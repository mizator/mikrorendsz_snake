==> flow/design.v <==
`timescale 1ns / 1ps
module sckgen(
	input 			i_sysclk, 		 
	input 			i_sysrst, 		 
	input 			i_en, 			 
	input 	[7:0] 	i_baudrate, 	 
	output 			o_sck, 			 
	output 			o_sck_rise, 	 
	output 			o_sck_fall 		 
);
reg [7:0] r_cntr;
always @ (posedge i_sysclk)
begin
	if (i_sysrst)
		r_cntr <= 8'b0;
	else if(i_en) begin
		if(r_cntr == i_baudrate)
			r_cntr <= 8'b0;
		else
			r_cntr <= r_cntr + 1'b1;
	end
	else 
		r_cntr <= 8'b0;
end
reg r_sck;
always @ (posedge i_sysclk)
begin
	if (i_sysrst)
		r_sck <= 1'b0;
	else if(~i_en)
		r_sck <= 1'b0;
	else if(r_cntr == i_baudrate)
		r_sck <= ~r_sck;
end
assign o_sck 		= ( r_sck) & (i_en);
assign o_sck_rise 	= (~r_sck) & (r_cntr == i_baudrate) & (i_en);
assign o_sck_fall 	= ( r_sck) & (r_cntr == i_baudrate) & (i_en);
endmodule
---- Tool chain data of sckgen ----
Tool output for the design above, in the order of the flow.
Lines are those of the file above, counted from 1.
A cell with -- has no value.
set-up
  top module .............................. sckgen
  clock input ............................. i_sysclk
  standard-cell library ................... sky130hd
  timing corner ........................... tt_025C_1v80

---- Word-level counts ----
Source: Yosys, flattened and elaborated, memories not mapped. Widths are those after wreduce. Registers that Yosys merges into a memory's read port (data or address) are not register bits. Print and check cells do not count. Equal cells are merged and count once.
bit counts
  bits in registers ....................... 9
  input bits .............................. 11
  output and inout bits ................... 3
  elaborated cells ........................ 13
cells by class
  add/subtract/negate cells ............... 1
  equality and inequality tests ........... 1
  bitwise gates (word level) .............. 7
  reductions and logical operators ........ 2
operators by type and width
  operator                              number
  adder 8 x 1 -> 8 bit with constant B  1
  equality test 8 bit                   1
  bitwise AND 1 bit                     5
  OR reduction 3 bit                    1
  inverter 1 bit                        2
  OR reduction 2 bit                    1

---- Depth ----
Yosys ltp: most cells in a row. Word level: on the elaborated netlist, between registers, memories and ports. Mapped: between sequential cells and ports; inverters and the memories' decode and read muxes count.
logic depth
  depth in word-level cells ............... 3
  ABC_AREA ................................ 0
  gate-level depth with buffers ........... 5
  gate-level depth less buffers ........... 5

---- Synthesis result ----
The flow's flattened synthesis, as Yosys stat reports it; memories are mapped. The netlist is that of the ABC_AREA named above (0 if unset); the other value can give another one.
Totals and module areas in this step are rounded.
synthesis totals
  cells in the netlist .................... 51
  cell area after synthesis ............... 0.0004705 mm^2
  flip-flop cells ......................... 9
cell types
  type                       number
  sky130_fd_sc_hd__dfxtp_1   9
  sky130_fd_sc_hd__xnor2_1   11
  sky130_fd_sc_hd__xor2_1    3
  sky130_fd_sc_hd__nor2_1    6
  sky130_fd_sc_hd__and3_1    3
  sky130_fd_sc_hd__nand4_1   3
  sky130_fd_sc_hd__and4_1    2
  sky130_fd_sc_hd__ha_1      1
  sky130_fd_sc_hd__nor2b_1   2
  sky130_fd_sc_hd__and4_2    1
  sky130_fd_sc_hd__nand3_1   2
  sky130_fd_sc_hd__a21boi_1  1
  sky130_fd_sc_hd__nand2_1   2
  sky130_fd_sc_hd__nor3b_1   1
  sky130_fd_sc_hd__and2_1    1
  sky130_fd_sc_hd__or3_1     1
  sky130_fd_sc_hd__o21ai_0   1
  sky130_fd_sc_hd__o21ai_1   1

---- Timing after synthesis ----
Source: OpenSTA report_checks on the synthesized netlist (no wires, ideal clock, input and output delay 20% of the period each), path of least setup slack; recovery checks are left aside. Register names are those of the netlist, which keeps one name where synthesis merged equal registers.
timing path after synthesis
  kind .................................... input port to output port
  from .................................... input port i_baudrate[6]
  to ...................................... output port o_sck_rise
  period .................................. 2.26 ns
  output delay ............................ 0.452 ns
  launch time at the first pin ............ 0.452 ns
  arrival ................................. 1.211 ns
  required time ........................... 1.808 ns
  setup slack ............................. 0.597 ns
  path delay .............................. 0.759 ns
  driving pins on the path ................ 4
  buffers on the path ..................... 0
  period reached after synthesis .......... 1.663 ns
"path delay" = arrival - input delay + setup time.
At an output port there is no setup time.
"driving pins on the path" counts driving pins, that of a launching flip-flop among them; a cell with two outputs on the path counts twice.
"period reached after synthesis" = period - worst setup slack (recovery checks aside). The figure is calculated, with input and output delays left at 20% of the set period.
Between the ends stands the longest chain of elaborated cells between them, by number of cells; it is not shown to be the way that was timed. Of several equally long chains one is given.
A line is the first line of the expression or statement that the cell stems from. Yosys adds cells for indexed reads and writes and turns some case tables into memories.
on the way, after synthesis
  cells stage by stage .................... sky130_fd_sc_hd__xnor2_1 sky130_fd_sc_hd__and4_2 sky130_fd_sc_hd__nand2_1 sky130_fd_sc_hd__nor3b_1
  cells in the longest elaborated chain ... 3
  elaborated cells on any way between the ends .. 3
  those cells by class .................... eq/ne: 1; logic: 2
ends and longest elaborated chain, after synthesis
  element                         RTL line  text
  start: declaration              6         input [7:0] i_baudrate,
  equality test 8 bit             36        assign o_sck_rise = (~r_sck) & (r_cntr == i_baudrate) & (i_en);
  bitwise AND 1 bit (2 in a row)  36
  end: declaration                8         output o_sck_rise,

---- Worst path after layout ----
From the final timing report of job 2: the path of least setup slack in the routed layout; clock arrival at registers is part of the times.
timing path post-layout
  kind .................................... flip-flop to output port
  from .................................... register r_cntr[1]
  to ...................................... output port o_sck_rise
  period .................................. 1.47 ns
  output delay ............................ 0.29 ns
  launch time at the first pin ............ 0.23 ns
  arrival ................................. 1.44 ns
  required time ........................... 1.18 ns
  setup slack ............................. -0.26 ns
  driving pins on the path ................ 7
  buffers on the path ..................... 2
Between the ends stands the longest chain of elaborated cells between them, by number of cells; it is not shown to be the way that was timed. Of several equally long chains one is given.
A register here has more assigning lines than the two given.
on the way, post-layout
  cells stage by stage .................... sky130_fd_sc_hd__dfxtp_4 sky130_fd_sc_hd__xnor2_2 sky130_fd_sc_hd__and4_4 sky130_fd_sc_hd__buf_6 sky130_fd_sc_hd__nand2_4 sky130_fd_sc_hd__nor3b_4 sky130_fd_sc_hd__buf_2
  cells in the longest elaborated chain ... 3
  elaborated cells on any way between the ends .. 3
  those cells by class .................... eq/ne: 1; logic: 2
ends and longest elaborated chain, post-layout
  element                         RTL line  text
  start: declaration              11        reg [7:0] r_cntr;
  start: assignment               15        r_cntr <= 8'b0;
  start: assignment               20        r_cntr <= r_cntr + 1'b1;
  equality test 8 bit             36        assign o_sck_rise = (~r_sck) & (r_cntr == i_baudrate) & (i_en);
  bitwise AND 1 bit (2 in a row)  36
  end: declaration                8         output o_sck_rise,

Lab notebook: sckgen

Measured data: module sckgen, platform sky130hd, 2 stored runs of the flow under differing settings, order arbitrary. Input and output delays are each 20% of the period that was set; the output load is 0.01 pF.
"period reached" is the run's clock period less its worst setup slack. It is reckoned from that one timing run; input and output delays stay at 20% of the period that was set.
"time used up by the worst setup path": the worst setup path's part of the clock period (all of it between registers, 20% less for each end at a port) less its slack. A launch clock that arrives late makes it longer, a capture clock that arrives late makes it shorter.
"total power of the final layout" is the tool's figure for a default switching activity; nothing was simulated.
The measured numbers are rounded.

======== job 1 ========
==> flow/run.sh <==
#!/bin/bash
# the make line also repeats the synthesis and layout settings of config.mk as NAME=value (left out here)
make -C /OpenROAD-flow-scripts/flow DESIGN_CONFIG=/design/flow/config.mk WORK_HOME=/design/flow/orfs CLKGATE_MAP_FILE= finish
==> flow/config.mk <==
export PLATFORM = sky130hd
export DESIGN_NAME = sckgen
export DESIGN_NICKNAME = sckgen
export VERILOG_FILES = /design/flow/design.v
export SDC_FILE = /design/flow/constraint.sdc
export NUM_CORES = 4
export LEC_CHECK = 0
export ABC_AREA = 1
export CAP_MARGIN = 20
export CELL_PAD_IN_SITES_DETAIL_PLACEMENT = 0
export CORE_MARGIN = 5
export CORE_UTILIZATION = 62
export GPL_ROUTABILITY_DRIVEN = 0
export HOLD_SLACK_MARGIN = -0.03
export MIN_ROUTING_LAYER = met1
export PLACE_DENSITY = 0.7
export SLEW_MARGIN = 20
==> flow/constraint.sdc <==
create_clock -name core_clock -period 2.82 [get_ports {i_sysclk}]
set_input_delay 0.5640 -clock core_clock [delete_from_list [all_inputs] [get_ports {i_sysclk}]]
set_output_delay 0.5640 -clock core_clock [all_outputs]
set_load 0.01 [all_outputs]

-------- job 1 --------
  stopped before the end: floorplanning reported PDN-0185

======== job 2 ========
==> flow/run.sh <==
#!/bin/bash
# the make line also repeats the synthesis and layout settings of config.mk as NAME=value (left out here)
make -C /OpenROAD-flow-scripts/flow DESIGN_CONFIG=/design/flow/config.mk WORK_HOME=/design/flow/orfs CLKGATE_MAP_FILE= finish
==> flow/config.mk <==
export PLATFORM = sky130hd
export DESIGN_NAME = sckgen
export DESIGN_NICKNAME = sckgen
export VERILOG_FILES = /design/flow/design.v
export SDC_FILE = /design/flow/constraint.sdc
export NUM_CORES = 4
export LEC_CHECK = 0
export CAP_MARGIN = 20
export CELL_PAD_IN_SITES_DETAIL_PLACEMENT = 0
export CORE_ASPECT_RATIO = 0.65
export CORE_MARGIN = 2
export CORE_UTILIZATION = 15
export CTS_CLUSTER_DIAMETER = 91
export CTS_CLUSTER_SIZE = 87
export GPL_TIMING_DRIVEN = 0
export MAX_ROUTING_LAYER = met5
export MIN_ROUTING_LAYER = met1
export SETUP_SLACK_MARGIN = 0.37
export SLEW_MARGIN = 40
==> flow/constraint.sdc <==
create_clock -name core_clock -period 1.47 [get_ports {i_sysclk}]
set_input_delay 0.2940 -clock core_clock [delete_from_list [all_inputs] [get_ports {i_sysclk}]]
set_output_delay 0.2940 -clock core_clock [all_outputs]
set_load 0.01 [all_outputs]

-------- measured, job 2 --------
  standard-cell area of the final layout .. 0.0009722 mm^2
  period reached .......................... 1.730 ns
  post-layout utilization ................. 32.4 %
  final setup TNS ......................... -0.988 ns
  worst hold slack in the final report .... 0.559 ns
  total power of the final layout ......... 628 µW
  die area ................................ 0.003611 mm^2
  chip area in the Yosys report ........... 0.0004705 mm^2
  worst setup slack after layout .......... -0.260 ns
  time used up by the worst setup path .... 1.44 ns
  worst setup path type ................... flip-flop to output port
